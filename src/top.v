==> flow/design.v <==
module inputbuffer (
    input wire [7:0] external_data_in,
    input wire external_data_clock,
    input wire external_reset,
    output reg [12:0] ram_ad,
    output reg [7:0] ram_din,
    output reg ram_wre,
    output reg ram_ce,
    output reg ram_clk,
    input wire sysclk
);
    reg [12:0] addressregister;
    reg [7:0] statemachine;
    always @(posedge sysclk) begin
        if (external_reset) begin
            addressregister <= 13'd0;
            statemachine <= 8'h00;
        end
        else begin
            case (statemachine)
                8'h00 : begin
                    ram_wre <= 1'b0;
                    ram_ce <= 1'd0;
                    ram_clk <= 1'd0;
                    if (external_data_clock) statemachine <= 8'h01;
                end
                8'h01 : begin
                    ram_ce <= 1'b1;
                    ram_wre <= 1'b1;
                    ram_ad <= addressregister;
                    ram_din <= external_data_in;
                    statemachine <= 8'h02;
                end
                8'h02 : begin
                    ram_clk <= 1'b1;
                    statemachine <= 8'h03;
                end
                8'h03 : begin
                    ram_clk <= 1'b0;
                    statemachine <= 8'h04;
                end
                8'h04 : begin
                    ram_ce <= 1'b0;
                    ram_wre <= 1'b0;
                    statemachine <= 8'h05;
                end
                8'h05 : begin
                    addressregister <= addressregister + 1;
                    statemachine <= 8'h06;
                end
                8'h06 : begin
                    if (!external_data_clock) statemachine <= 8'h00;
                end
                default: statemachine <= 8'h00;
            endcase
        end
    end
endmodule
module outputbuffer (
    output reg [7:0] external_data_out,
    input wire external_data_clock,
    input wire external_reset,
    output reg [12:0] ram_ad,
    input wire [7:0] ram_dout,
    output reg ram_wre,
    output reg ram_ce,
    output reg ram_oce,
    output reg ram_clk,
    input wire sysclk
);
    reg [12:0] addressregister;
    reg [7:0] statemachine;
    always @(posedge sysclk) begin
        if (external_reset) begin
        end
        else begin
            case (statemachine)
                8'h00 : begin
                    ram_wre <= 1'b0;
                    ram_ce <= 1'b0;
                    ram_oce <= 1'b0;
                    ram_clk <= 1'b0;
                    if (external_data_clock) statemachine <= 8'h01;
                end
                8'h01 : begin
                    ram_ce <= 1'b1;
                    ram_oce <= 1'b1;
                    ram_ad <= addressregister;
                    statemachine <= 8'h02;
                end
                8'h02 : begin
                    ram_clk <= 1'b1;
                    statemachine <= 8'h03;
                end
                8'h03 : begin
                    ram_clk <= 1'b0;
                    statemachine <= 8'h04;
                end
                8'h04 : begin
                    external_data_out <= ram_dout;
                    statemachine <= 8'h05;
                end
                8'h05 : begin
                    ram_ce <= 1'b0;
                    ram_oce <= 1'b0;
                    statemachine <= 8'h06;
                end
                8'h06 : begin
                    addressregister <= addressregister + 1;
                    statemachine <= 8'h07;
                end
                8'h07 : begin
                    if (!external_data_clock) statemachine <= 8'h00;
                end
                default: statemachine <= 8'h00;
            endcase
        end
    end
endmodule
module databankdemux (
    input wire [1:0] external_data_bank,
    input wire external_data_clock,
    output reg demux_clock_src,
    output reg demux_clock_key,
    output reg demux_clock_cmd,
    output reg demux_clock_dst
);
    always @(*) begin
        case (external_data_bank)
            2'b00 : begin
                demux_clock_src <= external_data_clock;
                demux_clock_key <= 1'b0;
                demux_clock_cmd <= 1'b0;
                demux_clock_dst <= 1'b0;
            end
            2'b01 : begin
                demux_clock_src <= 1'b0;
                demux_clock_key <= external_data_clock;
                demux_clock_cmd <= 1'b0;
                demux_clock_dst <= 1'b0;
            end
            2'b10 : begin
                demux_clock_src <= 1'b0;
                demux_clock_key <= 1'b0;
                demux_clock_cmd <= external_data_clock;
                demux_clock_dst <= 1'b0;
            end
            2'b11 : begin
                demux_clock_src <= 1'b0;
                demux_clock_key <= 1'b0;
                demux_clock_cmd <= 1'b0;
                demux_clock_dst <= external_data_clock;
            end
        endcase
    end
endmodule
module top (
    input wire [7:0] external_data_in,
    output reg [7:0] external_data_out,
    input wire [1:0] external_data_bank,
    input wire external_data_clock,
    input wire external_execute,
    output reg external_isfinished,
    input wire external_reset,
    input wire sysclk
);
    wire [7:0] wire_external_data_out;
    always @(wire_external_data_out) begin
        external_data_out <= wire_external_data_out;
    end
    wire wire_demux_clock_src;
    wire wire_demux_clock_key;
    wire wire_demux_clock_cmd;
    wire wire_demux_clock_dst;
    databankdemux mydatabankdemux(  .external_data_bank(external_data_bank),
                                    .external_data_clock(external_data_clock),
                                    .demux_clock_src(wire_demux_clock_src),
                                    .demux_clock_key(wire_demux_clock_key),
                                    .demux_clock_cmd(wire_demux_clock_cmd),
                                    .demux_clock_dst(wire_demux_clock_dst)
                                    );
    wire [7:0] wire_mem_src_douta;
    wire [7:0] wire_mem_src_doutb;
    wire wire_mem_src_clka;
    wire wire_mem_src_ocea;
    wire wire_mem_src_cea;
    wire wire_mem_src_reseta;
    wire wire_mem_src_wrea;
    wire wire_mem_src_clkb;
    wire wire_mem_src_oceb;
    wire wire_mem_src_ceb;
    wire wire_mem_src_resetb;
    wire wire_mem_src_wreb;
    wire [12:0] wire_mem_src_ada;
    wire [7:0] wire_mem_src_dina;
    wire [12:0] wire_mem_src_adb;
    wire [7:0] wire_mem_src_dinb;
    Gowin_DPB_8k blockmem_src(
        .douta(wire_mem_src_douta),  
        .doutb(wire_mem_src_doutb),  
        .clka(wire_mem_src_clka),  
        .ocea(wire_mem_src_ocea),  
        .cea(wire_mem_src_cea),  
        .reseta(wire_mem_src_reseta),  
        .wrea(wire_mem_src_wrea),  
        .clkb(wire_mem_src_clkb),  
        .oceb(wire_mem_src_oceb),  
        .ceb(wire_mem_src_ceb),  
        .resetb(wire_mem_src_resetb),  
        .wreb(wire_mem_src_wreb),  
        .ada(wire_mem_src_ada),  
        .dina(wire_mem_src_dina),  
        .adb(wire_mem_src_adb),  
        .dinb(wire_mem_src_dinb)  
    );
    inputbuffer buffer_src( .external_data_in(external_data_in),
                            .external_data_clock(wire_demux_clock_src),
                            .external_reset(external_reset),
                            .ram_ad(wire_mem_src_ada),
                            .ram_din(wire_mem_src_dina),
                            .ram_wre(wire_mem_src_wrea),
                            .ram_ce(wire_mem_src_cea),
                            .ram_clk(wire_mem_src_clka),
                            .sysclk(sysclk)
                            );
    wire [7:0] wire_mem_key_douta;
    wire [7:0] wire_mem_key_doutb;
    wire wire_mem_key_clka;
    wire wire_mem_key_ocea;
    wire wire_mem_key_cea;
    wire wire_mem_key_reseta;
    wire wire_mem_key_wrea;
    wire wire_mem_key_clkb;
    wire wire_mem_key_oceb;
    wire wire_mem_key_ceb;
    wire wire_mem_key_resetb;
    wire wire_mem_key_wreb;
    wire [12:0] wire_mem_key_ada;
    wire [7:0] wire_mem_key_dina;
    wire [12:0] wire_mem_key_adb;
    wire [7:0] wire_mem_key_dinb;
    Gowin_DPB_8k blockmem_key(
        .douta(wire_mem_key_douta),  
        .doutb(wire_mem_key_doutb),  
        .clka(wire_mem_key_clka),  
        .ocea(wire_mem_key_ocea),  
        .cea(wire_mem_key_cea),  
        .reseta(wire_mem_key_reseta),  
        .wrea(wire_mem_key_wrea),  
        .clkb(wire_mem_key_clkb),  
        .oceb(wire_mem_key_oceb),  
        .ceb(wire_mem_key_ceb),  
        .resetb(wire_mem_key_resetb),  
        .wreb(wire_mem_key_wreb),  
        .ada(wire_mem_key_ada),  
        .dina(wire_mem_key_dina),  
        .adb(wire_mem_key_adb),  
        .dinb(wire_mem_key_dinb)  
    );
    inputbuffer buffer_key( .external_data_in(external_data_in),
                            .external_data_clock(wire_demux_clock_key),
                            .external_reset(external_reset),
                            .ram_ad(wire_mem_key_ada),
                            .ram_din(wire_mem_key_dina),
                            .ram_wre(wire_mem_key_wrea),
                            .ram_ce(wire_mem_key_cea),
                            .ram_clk(wire_mem_key_clka),
                            .sysclk(sysclk)
                            );
    wire [7:0] wire_mem_cmd_douta;
    wire [7:0] wire_mem_cmd_doutb;
    wire wire_mem_cmd_clka;
    wire wire_mem_cmd_ocea;
    wire wire_mem_cmd_cea;
    wire wire_mem_cmd_reseta;
    wire wire_mem_cmd_wrea;
    wire wire_mem_cmd_clkb;
    wire wire_mem_cmd_oceb;
    wire wire_mem_cmd_ceb;
    wire wire_mem_cmd_resetb;
    wire wire_mem_cmd_wreb;
    wire [12:0] wire_mem_cmd_ada;
    wire [7:0] wire_mem_cmd_dina;
    wire [12:0] wire_mem_cmd_adb;
    wire [7:0] wire_mem_cmd_dinb;
    Gowin_DPB_8k blockmem_cmd(
        .douta(wire_mem_cmd_douta),  
        .doutb(wire_mem_cmd_doutb),  
        .clka(wire_mem_cmd_clka),  
        .ocea(wire_mem_cmd_ocea),  
        .cea(wire_mem_cmd_cea),  
        .reseta(wire_mem_cmd_reseta),  
        .wrea(wire_mem_cmd_wrea),  
        .clkb(wire_mem_cmd_clkb),  
        .oceb(wire_mem_cmd_oceb),  
        .ceb(wire_mem_cmd_ceb),  
        .resetb(wire_mem_cmd_resetb),  
        .wreb(wire_mem_cmd_wreb),  
        .ada(wire_mem_cmd_ada),  
        .dina(wire_mem_cmd_dina),  
        .adb(wire_mem_cmd_adb),  
        .dinb(wire_mem_cmd_dinb)  
    );
    inputbuffer buffer_cmd( .external_data_in(external_data_in),
                            .external_data_clock(wire_demux_clock_cmd),
                            .external_reset(external_reset),
                            .ram_ad(wire_mem_cmd_ada),
                            .ram_din(wire_mem_cmd_dina),
                            .ram_wre(wire_mem_cmd_wrea),
                            .ram_ce(wire_mem_cmd_cea),
                            .ram_clk(wire_mem_cmd_clka),
                            .sysclk(sysclk)
                            );
    wire [7:0] wire_mem_dst_douta;
    wire [7:0] wire_mem_dst_doutb;
    wire wire_mem_dst_clka;
    wire wire_mem_dst_ocea;
    wire wire_mem_dst_cea;
    wire wire_mem_dst_reseta;
    wire wire_mem_dst_wrea;
    wire wire_mem_dst_clkb;
    wire wire_mem_dst_oceb;
    wire wire_mem_dst_ceb;
    wire wire_mem_dst_resetb;
    wire wire_mem_dst_wreb;
    wire [12:0] wire_mem_dst_ada;
    wire [7:0] wire_mem_dst_dina;
    wire [12:0] wire_mem_dst_adb;
    wire [7:0] wire_mem_dst_dinb;
    Gowin_DPB_8k blockmem_dst(
        .douta(wire_mem_dst_douta),  
        .doutb(wire_mem_dst_doutb),  
        .clka(wire_mem_dst_clka),  
        .ocea(wire_mem_dst_ocea),  
        .cea(wire_mem_dst_cea),  
        .reseta(wire_mem_dst_reseta),  
        .wrea(wire_mem_dst_wrea),  
        .clkb(wire_mem_dst_clkb),  
        .oceb(wire_mem_dst_oceb),  
        .ceb(wire_mem_dst_ceb),  
        .resetb(wire_mem_dst_resetb),  
        .wreb(wire_mem_dst_wreb),  
        .ada(wire_mem_dst_ada),  
        .dina(wire_mem_dst_dina),  
        .adb(wire_mem_dst_adb),  
        .dinb(wire_mem_dst_dinb)  
    );
    outputbuffer buffer_dst(    .external_data_out(wire_external_data_out),
                                .external_data_clock(external_data_clock),
                                .external_reset(external_reset),
                                .ram_ad(wire_mem_dst_ada),
                                .ram_dout(wire_mem_dst_douta),
                                .ram_wre(wire_mem_dst_wrea),
                                .ram_ce(wire_mem_dst_cea),
                                .ram_oce(wire_mem_dst_ocea),
                                .ram_clk(wire_mem_dst_clka),
                                .sysclk(sysclk)
                                );
endmodule
Tool chain data of inputbuffer
Tool output for the design above, in the order of the flow.
Lines are those of the file above, counted from 1.
Cell names lack the library's common part.
A cell with n/a has no value.

inputs
  top = inputbuffer
  clock = sysclk
  library = sky130hd
  timing corner = tt_025C_1v80

Word-level counts
Source: Yosys, flattened and elaborated, memories not mapped. Widths are those after wreduce. Registers that Yosys merges into a memory's read port (data or address) are not register bits. Print and check cells do not count. Equal cells are merged and count once.

word-level totals
  flip-flop bits (word level) = 44
  bits of input ports = 11
  output and inout port bits = 24
  cells after elaboration = 30

cells by class
  add/sub/neg operators = 1
  equality and inequality tests = 8
  mux-type cells = 5
  bitwise operators = 1
  reduce/logical cells = 9

operators with widths
  cell                                    number
  case mux 8 bit (select 7 bit)           1
  == test 8 x 3 -> 1 bit with constant B  3
  == test 8 x 2 -> 1 bit with constant B  2
  two-way mux 8 bit                       2
  adder 13 x 1 -> 13 bit with constant B  1
  AND reduction 2 bit                     4
  == test 8 x 1 -> 1 bit with constant B  1
  zero test 8 bit                         1
  inequality test 2 bit with constant B   2
  nonzero test 2 bit                      2
  OR reduction 2 bit                      2
  case mux 1 bit (select 2 bit)           2
  NOT 1 bit                               1

Logic depth
Yosys ltp: most cells in a row. Word level: on the elaborated netlist, between registers, memories and ports. Mapped: between sequential cells and ports; inverters and the memories' decode and read muxes count.

depth
  word-level depth = 4
  ABC_AREA = 0
  depth in mapped cells = 4
  gate-level depth less buffers = 4

Synthesis result
Yosys stat after the flow's synthesis: flattened, memories mapped to cells. It holds for the ABC_AREA given above (unset counts as 0); a run with the other value may have another netlist.

mapped netlist
  mapped cells = 114
  synthesis area = 1519.0 µm²
  area of sequential cells = 1091.0 µm²
  mapped flip-flops = 43
  buffers = 5

cells by type
  type      number  area in all (µm²)
  edfxtp_1  23      690.662
  dfxtp_1   20      400.384
  nor2_1    14      52.55
  nor2b_1   6       37.536
  a21oi_1   7       35.034
  nand2_1   8       30.029
  o31ai_1   4       30.029
  or4_1     4       30.029
  xor2_1    3       26.275
  nand4_2   2       25.024
  mux2_2    2       22.522
  ha_1      1       12.512
  nand4_1   2       12.512
  nor4_1    2       12.512
  buf_6     1       11.261
  mux2i_1   1       10.01
  nand3_1   2       10.01
  nor3_1    2       10.01

Not listed: further types 8, cells in them 10.

Path before layout
OpenSTA on the mapped netlist: ideal clock, no wires. The path of least setup slack (recovery checks aside). Input and output delay are each 20% of the period. Register names are those of the netlist, which keeps one name where synthesis merged equal registers.

path after synthesis
  path type = input port to flip-flop
  from = input port external_reset
  to = register ram_ad[0]
  period = 2.1 ns
  external input delay = 0.420 ns
  library setup time = 0.402 ns
  time at the first pin = 0.420 ns
  arrival = 1.606 ns
  required time = 1.698 ns
  slack = 0.092 ns
  delay of the path = 1.588 ns
  driving pins on the path = 2
  buffers on the path = 1
  period reached after synthesis = 2.008 ns

"delay of the path" is the arrival time less input delay plus setup time.
"driving pins on the path" counts driving pins, that of a launching flip-flop among them; a cell with two outputs on the path counts twice.
"period reached after synthesis" = period - worst setup slack (recovery checks aside). The figure is calculated, with input and output delays left at 20% of the set period.
Between the ends stands the longest chain of elaborated cells between them, by number of cells; it is not shown to be the way that was timed. Of several equally long chains one is given.
Each line given opens the expression or statement behind the cell; cells for indexed reads and writes are added by Yosys, which also makes memories of some case tables.

on the way, after synthesis
  cells stage by stage = clkbuf_1 -> nor2b_1
  length of the longest elaborated chain = 2
  elaborated cells on any way between the ends = 2
  source lines of those cells = 0
  those cells by class = logic: 1; reduce/logical: 1

RTL lines, path after synthesis
  what                 line  RTL
  start, declared      4     input wire external_reset,
  NOT 1 bit            n/a
  AND reduction 2 bit  n/a
  end, assigned        30    ram_ad <= addressregister;
  end, declared        5     output reg [12:0] ram_ad,

Path in the finished layout
From the final timing report of flow run 1: the path of least setup slack in the routed layout; clock arrival at registers is part of the times.

path post-layout
  path type = input port to flip-flop
  from = input port external_reset
  to = register ram_ad[7]
  period = 4.3 ns
  external input delay = 0.86 ns
  library setup time = 0.29 ns
  time at the first pin = 0.86 ns
  arrival = 2.26 ns
  required time = 4.31 ns
  slack = 2.05 ns
  driving pins on the path = 4
  buffers on the path = 3

Between the ends stands the longest chain of elaborated cells between them, by number of cells; it is not shown to be the way that was timed. Of several equally long chains one is given.

on the way, post-layout
  cells stage by stage = clkdlybuf4s50_1 -> buf_4 -> nor2b_2 -> buf_4
  length of the longest elaborated chain = 2
  elaborated cells on any way between the ends = 2
  source lines of those cells = 0
  those cells by class = logic: 1; reduce/logical: 1

RTL lines, path post-layout
  what                 line  RTL
  start, declared      4     input wire external_reset,
  NOT 1 bit            n/a
  AND reduction 2 bit  n/a
  end, assigned        30    ram_ad <= addressregister;
  end, declared        5     output reg [12:0] ram_ad,

Memo
Re: implementation data of inputbuffer

inputbuffer through Yosys and OpenROAD on sky130hd: 2 stored runs, unordered, with their settings and measured results. The constraints put input and output delay at 20% of the set period each and load the outputs with 0.01 pF.
By "achieved clock period (ns)" is meant the clock period of the run minus its worst setup slack. This is arithmetic on one report: input and output delays are still those of the set period (20% each).
By "worst setup path time (ns)" is meant the share of the clock period that the worst setup path is allowed (20% is reserved at inputs, 20% at outputs), minus its slack. Clock arrival times at its registers enter into it.
"finish__power__total" rests on the timing tool's default activity at the inputs, not on a simulated workload.

settings of flow run 1
{
  "period_ns": 4.3,
  "CORE_UTILIZATION": 23,
  "PLACE_DENSITY_LB_ADDON": 0.17,
  "CORE_ASPECT_RATIO": 1.04,
  "TNS_END_PERCENT": 15,
  "SLEW_MARGIN": 25,
  "CAP_MARGIN": 20,
  "CORE_MARGIN": 2
}
report of flow run 1
yosys chip area after synthesis (um^2): 1519.0
finish__design__die__area: 7270.1
finish__design__instance__area__stdcell: 2038.2
finish__design__instance__utilization: 0.3157
finish__timing__setup__ws: 2.048
finish__timing__setup__tns: 0.000
finish__timing__hold__ws: 0.463
finish__power__total: 7.381e-04
achieved clock period (ns): 2.252
worst setup path time (ns): 1.39
worst setup path kind: input port to flip-flop

settings of flow run 2
{
  "period_ns": 2.3,
  "CORE_UTILIZATION": 41,
  "SETUP_SLACK_MARGIN": 0.1,
  "PLACE_DENSITY_LB_ADDON": 0.12,
  "CORE_ASPECT_RATIO": 0.63,
  "CELL_PAD_IN_SITES_GLOBAL_PLACEMENT": 1,
  "TNS_END_PERCENT": 55,
  "CTS_CLUSTER_DIAMETER": 223,
  "MAX_ROUTING_LAYER": "met4",
  "CAP_MARGIN": 20,
  "CORE_MARGIN": 2,
  "SLEW_MARGIN": 20
}
report of flow run 2
yosys chip area after synthesis (um^2): 1519.0
finish__design__die__area: 4220.6
finish__design__instance__area__stdcell: 1999.4
finish__design__instance__utilization: 0.5663
finish__timing__setup__ws: 0.655
finish__timing__setup__tns: 0.000
finish__timing__hold__ws: 0.457
finish__power__total: 1.347e-03
achieved clock period (ns): 1.645
worst setup path time (ns): 1.19
worst setup path kind: flip-flop to output port
